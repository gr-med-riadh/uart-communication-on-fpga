==> flow/design.v <==
module UART #
(
    parameter CLK_FREQ      = 50000000,
    parameter BAUD_RATE     = 115200,
    parameter PARITY_BIT    = "none",  
    parameter USE_DEBOUNCER = 1        
)
(
    input  wire CLK,
    input  wire RST,
    output wire UART_TXD,
    input  wire UART_RXD,
    input  wire [7:0] DIN,
    input  wire DIN_VLD,
    output wire DIN_RDY,
    output wire [7:0] DOUT,
    output wire DOUT_VLD,
    output wire FRAME_ERROR,
    output wire PARITY_ERROR
);
    localparam OS_CLK_DIV_VAL   = CLK_FREQ / (16*BAUD_RATE);
    localparam UART_CLK_DIV_VAL = CLK_FREQ / (OS_CLK_DIV_VAL*BAUD_RATE);
    wire os_clk_en;
    reg  uart_rxd_meta_n;
    reg  uart_rxd_synced_n;
    wire uart_rxd_debounced_n;
    wire uart_rxd_debounced;
    UART_CLK_DIV #(
        .DIV_MAX_VAL(OS_CLK_DIV_VAL),
        .DIV_MARK_POS(OS_CLK_DIV_VAL-1)
    ) os_clk_divider_i (
        .CLK(CLK),
        .RST(RST),
        .CLEAR(RST),
        .ENABLE(1'b1),
        .DIV_MARK(os_clk_en)
    );
    always @(posedge CLK) begin
        uart_rxd_meta_n   <= ~UART_RXD;
        uart_rxd_synced_n <= uart_rxd_meta_n;
    end
    generate
        if (USE_DEBOUNCER) begin
            UART_DEBOUNCER #(
                .LATENCY(4)
            ) debouncer_i (
                .CLK(CLK),
                .DEB_IN(uart_rxd_synced_n),
                .DEB_OUT(uart_rxd_debounced_n)
            );
        end else begin
            assign uart_rxd_debounced_n = uart_rxd_synced_n;
        end
    endgenerate
    assign uart_rxd_debounced = ~uart_rxd_debounced_n;
    UART_RX #(
        .CLK_DIV_VAL(UART_CLK_DIV_VAL),
        .PARITY_BIT(PARITY_BIT)
    ) uart_rx_i (
        .CLK(CLK),
        .RST(RST),
        .UART_CLK_EN(os_clk_en),
        .UART_RXD(uart_rxd_debounced),
        .DOUT(DOUT),
        .DOUT_VLD(DOUT_VLD),
        .FRAME_ERROR(FRAME_ERROR),
        .PARITY_ERROR(PARITY_ERROR)
    );
    UART_TX #(
        .CLK_DIV_VAL(UART_CLK_DIV_VAL),
        .PARITY_BIT(PARITY_BIT)
    ) uart_tx_i (
        .CLK(CLK),
        .RST(RST),
        .UART_CLK_EN(os_clk_en),
        .UART_TXD(UART_TXD),
        .DIN(DIN),
        .DIN_VLD(DIN_VLD),
        .DIN_RDY(DIN_RDY)
    );
endmodule
`timescale 1ns / 1ps
module UART_CLK_DIV #(
    parameter DIV_MAX_VAL  = 434,
    parameter DIV_MARK_POS = 1
)(
    input  wire CLK,        
    input  wire RST,        
    input  wire CLEAR,      
    input  wire ENABLE,     
    output reg  DIV_MARK    
);
    localparam CLK_DIV_WIDTH = $clog2(DIV_MAX_VAL);
    reg [CLK_DIV_WIDTH-1:0] clk_div_cnt;
    wire clk_div_cnt_mark;
    always @(posedge CLK) begin
        if (CLEAR) begin
            clk_div_cnt <= {CLK_DIV_WIDTH{1'b0}};
        end else if (ENABLE) begin
            if (clk_div_cnt == DIV_MAX_VAL-1)
                clk_div_cnt <= {CLK_DIV_WIDTH{1'b0}};
            else
                clk_div_cnt <= clk_div_cnt + 1'b1;
        end
    end
    assign clk_div_cnt_mark = (clk_div_cnt == DIV_MARK_POS) ? 1'b1 : 1'b0;
    always @(posedge CLK) begin
        DIV_MARK <= ENABLE & clk_div_cnt_mark;
    end
endmodule
`timescale 1ns / 1ps
module UART_DEBOUNCER #(
    parameter LATENCY = 4   
)(
    input  wire CLK,        
    input  wire DEB_IN,     
    output reg  DEB_OUT     
);
    localparam SHREG_DEPTH = LATENCY - 1;
    reg [SHREG_DEPTH-1:0] input_shreg;
    wire output_reg_rst;
    wire output_reg_set;
    integer i;
    always @(posedge CLK) begin
        input_shreg <= {input_shreg[SHREG_DEPTH-2:0], DEB_IN};
    end
    assign output_reg_rst = ~(DEB_IN | |input_shreg);
    assign output_reg_set = DEB_IN & &input_shreg;
    always @(posedge CLK) begin
        if (output_reg_rst)
            DEB_OUT <= 1'b0;
        else if (output_reg_set)
            DEB_OUT <= 1'b1;
    end
endmodule
`timescale 1ns / 1ps
module UART_RX #(
    parameter CLK_DIV_VAL = 434,
    parameter PARITY_BIT  = "none"   
)(
    input  wire CLK,           
    input  wire RST,           
    input  wire UART_CLK_EN,   
    input  wire UART_RXD,      
    output reg  [7:0] DOUT,    
    output reg  DOUT_VLD,      
    output reg  FRAME_ERROR,   
    output reg  PARITY_ERROR   
);
    reg [2:0] rx_bit_count;
    reg [7:0] rx_data;
    reg rx_parity_bit;
    reg rx_parity_error;
    reg fsm_idle, fsm_databits, fsm_stopbit;
    localparam [2:0] IDLE     = 3'b000;
    localparam [2:0] STARTBIT = 3'b001;
    localparam [2:0] DATABITS = 3'b010;
    localparam [2:0] PARITYBIT= 3'b011;
    localparam [2:0] STOPBIT  = 3'b100;
    reg [2:0] fsm_pstate, fsm_nstate;
    reg [15:0] clk_div_cnt;
    wire rx_clk_en;
    always @(posedge CLK) begin
        if (RST)
            clk_div_cnt <= 0;
        else if (clk_div_cnt == CLK_DIV_VAL-1)
            clk_div_cnt <= 0;
        else
            clk_div_cnt <= clk_div_cnt + 1;
    end
    assign rx_clk_en = (clk_div_cnt == 0);
    always @(posedge CLK) begin
        if (RST)
            rx_bit_count <= 3'b0;
        else if (rx_clk_en && fsm_databits) begin
            if (rx_bit_count == 3'b111)
                rx_bit_count <= 3'b0;
            else
                rx_bit_count <= rx_bit_count + 1'b1;
        end
    end
    always @(posedge CLK) begin
        if (rx_clk_en && fsm_databits)
            rx_data <= {UART_RXD, rx_data[7:1]};
    end
    always @(posedge CLK) begin
        if (rx_clk_en) begin
            case (PARITY_BIT)
                "even":  rx_parity_bit <= ^rx_data;   
                "odd":   rx_parity_bit <= ~(^rx_data);
                "mark":  rx_parity_bit <= 1'b1;
                "space": rx_parity_bit <= 1'b0;
                default: rx_parity_bit <= 1'b0;
            endcase
            if (PARITY_BIT != "none")
                rx_parity_error <= rx_parity_bit ^ UART_RXD;
            else
                rx_parity_error <= 1'b0;
        end
    end
    always @(posedge CLK) begin
        if (RST)
            fsm_pstate <= IDLE;
        else
            fsm_pstate <= fsm_nstate;
    end
    always @(*) begin
        fsm_idle     = 0;
        fsm_databits = 0;
        fsm_stopbit  = 0;
        fsm_nstate   = fsm_pstate;
        case (fsm_pstate)
            IDLE: begin
                fsm_idle = 1;
                if (UART_RXD == 0)
                    fsm_nstate = STARTBIT;
            end
            STARTBIT: begin
                if (rx_clk_en)
                    fsm_nstate = DATABITS;
            end
            DATABITS: begin
                fsm_databits = 1;
                if (rx_clk_en && rx_bit_count == 3'b111)
                    fsm_nstate = (PARITY_BIT == "none") ? STOPBIT : PARITYBIT;
            end
            PARITYBIT: begin
                if (rx_clk_en)
                    fsm_nstate = STOPBIT;
            end
            STOPBIT: begin
                fsm_stopbit = 1;
                if (rx_clk_en)
                    fsm_nstate = IDLE;
            end
        endcase
    end
    wire rx_done = rx_clk_en && fsm_stopbit;
    always @(posedge CLK) begin
        if (RST) begin
            DOUT         <= 0;
            DOUT_VLD     <= 0;
            FRAME_ERROR  <= 0;
            PARITY_ERROR <= 0;
        end else begin
            DOUT         <= rx_data;
            DOUT_VLD     <= rx_done && !rx_parity_error && UART_RXD;
            FRAME_ERROR  <= rx_done && !UART_RXD;
            PARITY_ERROR <= rx_done && rx_parity_error;
        end
    end
endmodule
`timescale 1ns / 1ps
module UART_TX #(
    parameter CLK_DIV_VAL = 434,
    parameter PARITY_BIT  = "none"   
)(
    input  wire CLK,           
    input  wire RST,           
    input  wire UART_CLK_EN,   
    output reg  UART_TXD,      
    input  wire [7:0] DIN,     
    input  wire DIN_VLD,       
    output wire DIN_RDY        
);
    reg [2:0] tx_bit_count;
    reg [7:0] tx_data;
    reg tx_bit_count_en;
    reg tx_ready;
    reg tx_parity_bit;
    reg [1:0] tx_data_out_sel;
    reg tx_clk_div_clr;
    localparam [2:0] IDLE     = 3'b000;
    localparam [2:0] TXSYNC   = 3'b001;
    localparam [2:0] STARTBIT = 3'b010;
    localparam [2:0] DATABITS = 3'b011;
    localparam [2:0] PARITYBIT= 3'b100;
    localparam [2:0] STOPBIT  = 3'b101;
    reg [2:0] tx_pstate, tx_nstate;
    assign DIN_RDY = tx_ready;
    reg [15:0] clk_div_cnt;
    wire tx_clk_en;
    always @(posedge CLK) begin
        if (RST)
            clk_div_cnt <= 0;
        else if (clk_div_cnt == CLK_DIV_VAL-1)
            clk_div_cnt <= 0;
        else if (UART_CLK_EN)
            clk_div_cnt <= clk_div_cnt + 1;
    end
    assign tx_clk_en = (clk_div_cnt == 0);
    always @(posedge CLK) begin
        if (DIN_VLD && tx_ready)
            tx_data <= DIN;
    end
    always @(posedge CLK) begin
        if (RST)
            tx_bit_count <= 3'b0;
        else if (tx_bit_count_en && tx_clk_en) begin
            if (tx_bit_count == 3'b111)
                tx_bit_count <= 3'b0;
            else
                tx_bit_count <= tx_bit_count + 1'b1;
        end
    end
    always @(*) begin
        case (PARITY_BIT)
            "even":  tx_parity_bit = ^tx_data;    
            "odd":   tx_parity_bit = ~(^tx_data);
            "mark":  tx_parity_bit = 1'b1;
            "space": tx_parity_bit = 1'b0;
            default: tx_parity_bit = 1'b0;
        endcase
    end
    always @(posedge CLK) begin
        if (RST)
            UART_TXD <= 1'b1;
        else begin
            case (tx_data_out_sel)
                2'b01: UART_TXD <= 1'b0;              
                2'b10: UART_TXD <= tx_data[tx_bit_count];  
                2'b11: UART_TXD <= tx_parity_bit;     
                default: UART_TXD <= 1'b1;            
            endcase
        end
    end
    always @(posedge CLK) begin
        if (RST)
            tx_pstate <= IDLE;
        else
            tx_pstate <= tx_nstate;
    end
    always @(*) begin
        tx_ready        = 0;
        tx_data_out_sel = 2'b00;
        tx_bit_count_en = 0;
        tx_clk_div_clr  = 0;
        tx_nstate       = tx_pstate;
        case (tx_pstate)
            IDLE: begin
                tx_ready        = 1;
                tx_data_out_sel = 2'b00;
                tx_bit_count_en = 0;
                tx_clk_div_clr  = 1;
                if (DIN_VLD)
                    tx_nstate = TXSYNC;
            end
            TXSYNC: begin
                tx_ready = 0;
                if (tx_clk_en)
                    tx_nstate = STARTBIT;
            end
            STARTBIT: begin
                tx_ready        = 0;
                tx_data_out_sel = 2'b01;
                if (tx_clk_en)
                    tx_nstate = DATABITS;
            end
            DATABITS: begin
                tx_ready        = 0;
                tx_data_out_sel = 2'b10;
                tx_bit_count_en = 1;
                if (tx_clk_en && tx_bit_count == 3'b111)
                    tx_nstate = (PARITY_BIT == "none") ? STOPBIT : PARITYBIT;
            end
            PARITYBIT: begin
                tx_ready        = 0;
                tx_data_out_sel = 2'b11;
                if (tx_clk_en)
                    tx_nstate = STOPBIT;
            end
            STOPBIT: begin
                tx_ready = 1;
                if (DIN_VLD)
                    tx_nstate = TXSYNC;
                else if (tx_clk_en)
                    tx_nstate = IDLE;
            end
        endcase
    end
endmodule
-- Step by step through the tools: UART
Tool output for the design above, in the order of the flow.
Lines are those of the file above, counted from 1.
Cell names lack the library's common part.
A cell with -- has no value.
- design top: UART
- clock input: CLK
- standard-cell library: sky130hd
- corner: tt_025C_1v80

-- Elaborated design
Yosys after proc, flatten, opt, wreduce and memory -nomap, before mapping. Memory bits, and registers merged into a memory's read port (data or address), are not among the register bits. Print and check cells are not counted. Equal cells are merged and count once.
- noted register bits after elaboration: 83
- bits in latches: 0
- noted RAM bits: 0
- noted ROM bits: 0
- clocked read ports x word width: 0
- noted memories: 0
- noted bits of input ports: 12
- output and inout bits: 13
- noted elaborated cells: 102
- add/sub/neg operators at 5
- multipliers: 0
- div/mod/pow operators at 0
- $lt $le $gt $ge at 0
- eq/ne operators: 28
- shift-type cells at 1
- mux-type cells: 23
- bitwise operators at 4
- reductions and logical operators at 23
- operators with widths (kind ; count):
    3-bit two-way mux ; 14
    16-bit by 1-bit adder with 16-bit output (second input constant) ; 2
    16-bit by 4-bit equality test with 1-bit output (second input constant) ; 2
    16-bit zero test ; 2
    2-bit by 1-bit inequality test with 1-bit output (second input constant) ; 9
    3-bit parallel mux with 6-bit select ; 1
    3-bit equality test (second input constant) ; 5
    3-bit parallel mux with 5-bit select ; 1
    3-bit by 2-bit equality test with 1-bit output (second input constant) ; 4
    2-bit OR reduction ; 5
    1-bit logical AND ; 8
    8-bit by 3-bit indexed select with 1-bit output ; 1
    7-bit AND reduction ; 1
    3-bit by 1-bit adder with 3-bit output (second input constant) ; 2
    3-bit by 1-bit equality test with 1-bit output (second input constant) ; 2
    3-bit zero test ; 2
    6-bit AND reduction ; 1
    6-bit nonzero test ; 1
    2-bit parallel mux with 3-bit select ; 1
    5-bit by 1-bit adder with 5-bit output (second input constant) ; 1
    5-bit equality test (second input constant) ; 1
    5-bit nonzero test ; 1
    1-bit two-way mux ; 5
    2-bit equality test (second input constant) ; 2
    3-bit by 2-bit inequality test with 1-bit output (second input constant) ; 1
    3-bit AND reduction ; 1
    3-bit OR reduction ; 1
    1-bit NOT ; 2
Other operator kinds: 5; their cells: 5.

-- Logic depth
Longest topological path by Yosys (ltp), each cell counted once; first at word level (registers and memories cut), then after technology mapping (sequential cells cut; the memories' decode and read muxes count).
- depth in word-level cells at 5
- ABC_AREA: 0
- depth in mapped cells at 7
- gate-level depth less buffers at 6

-- Mapped cells and area
The flow's flattened synthesis, as Yosys stat reports it; memories are mapped. The netlist is that of the ABC_AREA named above (0 if unset); the other value can give another one.
Totals and module areas in this step are rounded.
- cells in the netlist: 327
- synthesis area: 3330 µm²
- sequential part of the area: 1880 µm²
- noted flip-flop cells: 86
- buffers at 8
- cell types (cell ; count ; area in all (µm²)):
    dfxtp_1 ; 70 ; 1.4E+03
    edfxtp_1 ; 16 ; 480.461
    xnor2_1 ; 24 ; 210.202
    nor2_1 ; 41 ; 153.898
    ha_1 ; 10 ; 125.12
    a21oi_1 ; 20 ; 100.096
    nor4_1 ; 15 ; 93.84
    nand3_1 ; 18 ; 90.086
    nand2_1 ; 21 ; 78.826
    nand4_1 ; 10 ; 62.56
    inv_1 ; 16 ; 60.058
    nor2b_1 ; 9 ; 56.304
    nor3_1 ; 10 ; 50.048
    mux4_2 ; 2 ; 45.043
    xor2_1 ; 5 ; 43.792
    or3_1 ; 5 ; 31.28
    and4_1 ; 3 ; 26.275
    o21bai_1 ; 3 ; 22.522
Other cell types: 16; their cells: 29.
By module: a second synthesis without flattening, with its own total; a netlist apart from the flattened one above.
- cells (unflattened synthesis): 330
- area (unflattened synthesis): 3470 µm²
Rows give one instance, submodules left out.
- by module (module ; times used ; cells ; area (µm²) ; sequential area (µm²)):
    UART_RX ; 1 ; 149 ; 1550 ; 901
    UART_TX ; 1 ; 143 ; 1480 ; 741
    UART_CLK_DIV ; 1 ; 26 ; 279 ; 120
    UART_DEBOUNCER (LATENCY=4) ; 1 ; 7 ; 106 ; 80.1
    UART ; 1 ; 5 ; 51.3 ; 40.0

-- Timing after synthesis
Source: OpenSTA report_checks on the synthesized netlist (no wires, ideal clock, input and output delay 20% of the period each), path of least setup slack; recovery checks are left aside. Register names are those of the netlist, which keeps one name where synthesis merged equal registers.
- path type: flip-flop to flip-flop
- from: register uart_rx_i.clk_div_cnt[11]
- to: register uart_rx_i.rx_data[0]
- noted period: 2.21 ns
- setup time: 0.373 ns
- time at the first pin at 0.000 ns
- arrival: 1.356 ns
- required time: 1.837 ns
- noted path slack: 0.481 ns
- delay of the path at 1.729 ns
- noted stages on the path: 4
- buffers on the path at 0
- synthesis period reached: 1.729 ns
"delay of the path" = arrival - input delay + setup time.
"stages on the path" counts driving pins, that of a launching flip-flop among them; a cell with two outputs on the path counts twice.
"synthesis period reached" is the clock period less the worst setup slack; recovery checks do not enter. This is arithmetic on one report: input and output delays are still those of the set period (20% each).
The rows between start and end are the longest chain of elaborated cells between them; the timing report does not say that the signal goes this way. Where chains are equally long, one stands for them.
A line is the first line of the expression or statement that the cell stems from. Yosys adds cells for indexed reads and writes and turns some case tables into memories.
At most two assigning lines are given for a register; there are more.
- cell sequence: dfxtp_1 > nor4_1 > nand3_1 > nor2b_1
- cells in the longest elaborated chain: 2
- elaborated cells on any way between the ends at 2
- classes of those cells: reduce/logical (2)
- RTL lines, path after synthesis (what ; RTL line ; source):
    start: declaration ; 161 ; reg [15:0] clk_div_cnt;
    start: assignment ; 165 ; clk_div_cnt <= 0;
    start: assignment ; 169 ; clk_div_cnt <= clk_div_cnt + 1;
    16-bit zero test ; 171 ; assign rx_clk_en = (clk_div_cnt == 0);
    1-bit logical AND ; 183 ; if (rx_clk_en && fsm_databits)
    end: assignment ; 184 ; rx_data <= {UART_RXD, rx_data[7:1]};
    end: declaration ; 151 ; reg [7:0] rx_data;

-- Timing after layout
Path of least setup slack in the final report of job 1 (OpenROAD, finished layout, wires in). Where an end is a register, its clock arrival counts in the times.
- path type: flip-flop to flip-flop
- from: register uart_tx_i.clk_div_cnt[7]
- to: register uart_tx_i.tx_bit_count[0]
- noted period: 2.67 ns
- setup time: 0.06 ns
- time at the first pin at 0.33 ns
- arrival: 2.04 ns
- required time: 2.94 ns
- noted path slack: 0.89 ns
- noted stages on the path: 5
- buffers on the path at 0
The rows between start and end are the longest chain of elaborated cells between them; the timing report does not say that the signal goes this way. Where chains are equally long, one stands for them.
At most two assigning lines are given for a register; there are more.
- cell sequence: dfxtp_1 > nor4_1 > nand4_1 > or3_1 > a21oi_1
- cells in the longest elaborated chain: 2
- elaborated cells on any way between the ends at 2
- noted source lines of those cells: 2
- classes of those cells: reduce/logical (2)
- RTL lines, path post-layout (what ; RTL line ; source):
    start: declaration ; 281 ; reg [15:0] clk_div_cnt;
    start: assignment ; 285 ; clk_div_cnt <= 0;
    start: assignment ; 289 ; clk_div_cnt <= clk_div_cnt + 1;
    16-bit zero test ; 291 ; assign tx_clk_en = (clk_div_cnt == 0);
    1-bit logical AND ; 299 ; else if (tx_bit_count_en && tx_clk_en) begin
    end: assignment ; 298 ; tx_bit_count <= 3'b0;
    end: assignment ; 303 ; tx_bit_count <= tx_bit_count + 1'b1;
    end: declaration ; 266 ; reg [2:0] tx_bit_count;

Hand-over note for UART

Module UART, platform sky130hd: 2 stored runs of the flow (Yosys, OpenROAD) with differing settings, in no particular order. Input and output delays are each 20% of the period that was set; the output load is 0.01 pF.
"total power after layout" rests on the timing tool's default activity at the inputs, not on a simulated workload.
Values from the reports are rounded here.

Job 1

==> flow/run.sh <==
#!/bin/bash
# the make line also repeats the synthesis and layout settings of config.mk as NAME=value (left out here)
make -C /OpenROAD-flow-scripts/flow DESIGN_CONFIG=/design/flow/config.mk WORK_HOME=/design/flow/orfs CLKGATE_MAP_FILE= finish
==> flow/config.mk <==
export PLATFORM = sky130hd
export DESIGN_NAME = UART
export DESIGN_NICKNAME = UART
export VERILOG_FILES = /design/flow/design.v
export SDC_FILE = /design/flow/constraint.sdc
export NUM_CORES = 4
export LEC_CHECK = 0
export ABC_AREA = 0
export CAP_MARGIN = 20
export CELL_PAD_IN_SITES_DETAIL_PLACEMENT = 1
export CELL_PAD_IN_SITES_GLOBAL_PLACEMENT = 1
export CORE_MARGIN = 2
export CORE_UTILIZATION = 21
export CTS_CLUSTER_DIAMETER = 172
export CTS_CLUSTER_SIZE = 50
export PLACE_DENSITY_LB_ADDON = 0.14
export SETUP_SLACK_MARGIN = 0.64
export SLEW_MARGIN = 15
==> flow/constraint.sdc <==
create_clock -name core_clock -period 2.67 [get_ports {CLK}]
set_input_delay 0.5340 -clock core_clock [delete_from_list [all_inputs] [get_ports {CLK}]]
set_output_delay 0.5340 -clock core_clock [all_outputs]
set_load 0.01 [all_outputs]

Measured in job 1:
- noted the smallest setup slack: 0.895 ns
- total die area at 16900 µm²
- noted the smallest hold slack: 0.330 ns
- noted the synthesized cell area: 3330 µm²
- noted the total power after layout: 2810 uW
- noted the setup TNS: 0.000 ns
- utilization of the finished layout at 0.267

Job 2

==> flow/run.sh <==
#!/bin/bash
# the make line also repeats the synthesis and layout settings of config.mk as NAME=value (left out here)
make -C /OpenROAD-flow-scripts/flow DESIGN_CONFIG=/design/flow/config.mk WORK_HOME=/design/flow/orfs CLKGATE_MAP_FILE= finish
==> flow/config.mk <==
export PLATFORM = sky130hd
export DESIGN_NAME = UART
export DESIGN_NICKNAME = UART
export VERILOG_FILES = /design/flow/design.v
export SDC_FILE = /design/flow/constraint.sdc
export NUM_CORES = 4
export LEC_CHECK = 0
export CAP_MARGIN = 5
export CELL_PAD_IN_SITES_DETAIL_PLACEMENT = 2
export CORE_MARGIN = 2
export CORE_UTILIZATION = 45
export CTS_CLUSTER_SIZE = 70
export GPL_TIMING_DRIVEN = 1
export MAX_ROUTING_LAYER = met4
export PLACE_DENSITY = 0.72
export SLEW_MARGIN = 20
==> flow/constraint.sdc <==
create_clock -name core_clock -period 1.16 [get_ports {CLK}]
set_input_delay 0.2320 -clock core_clock [delete_from_list [all_inputs] [get_ports {CLK}]]
set_output_delay 0.2320 -clock core_clock [all_outputs]
set_load 0.01 [all_outputs]

Job 2: unfinished; error DPL-0033 in placement.

End of note.
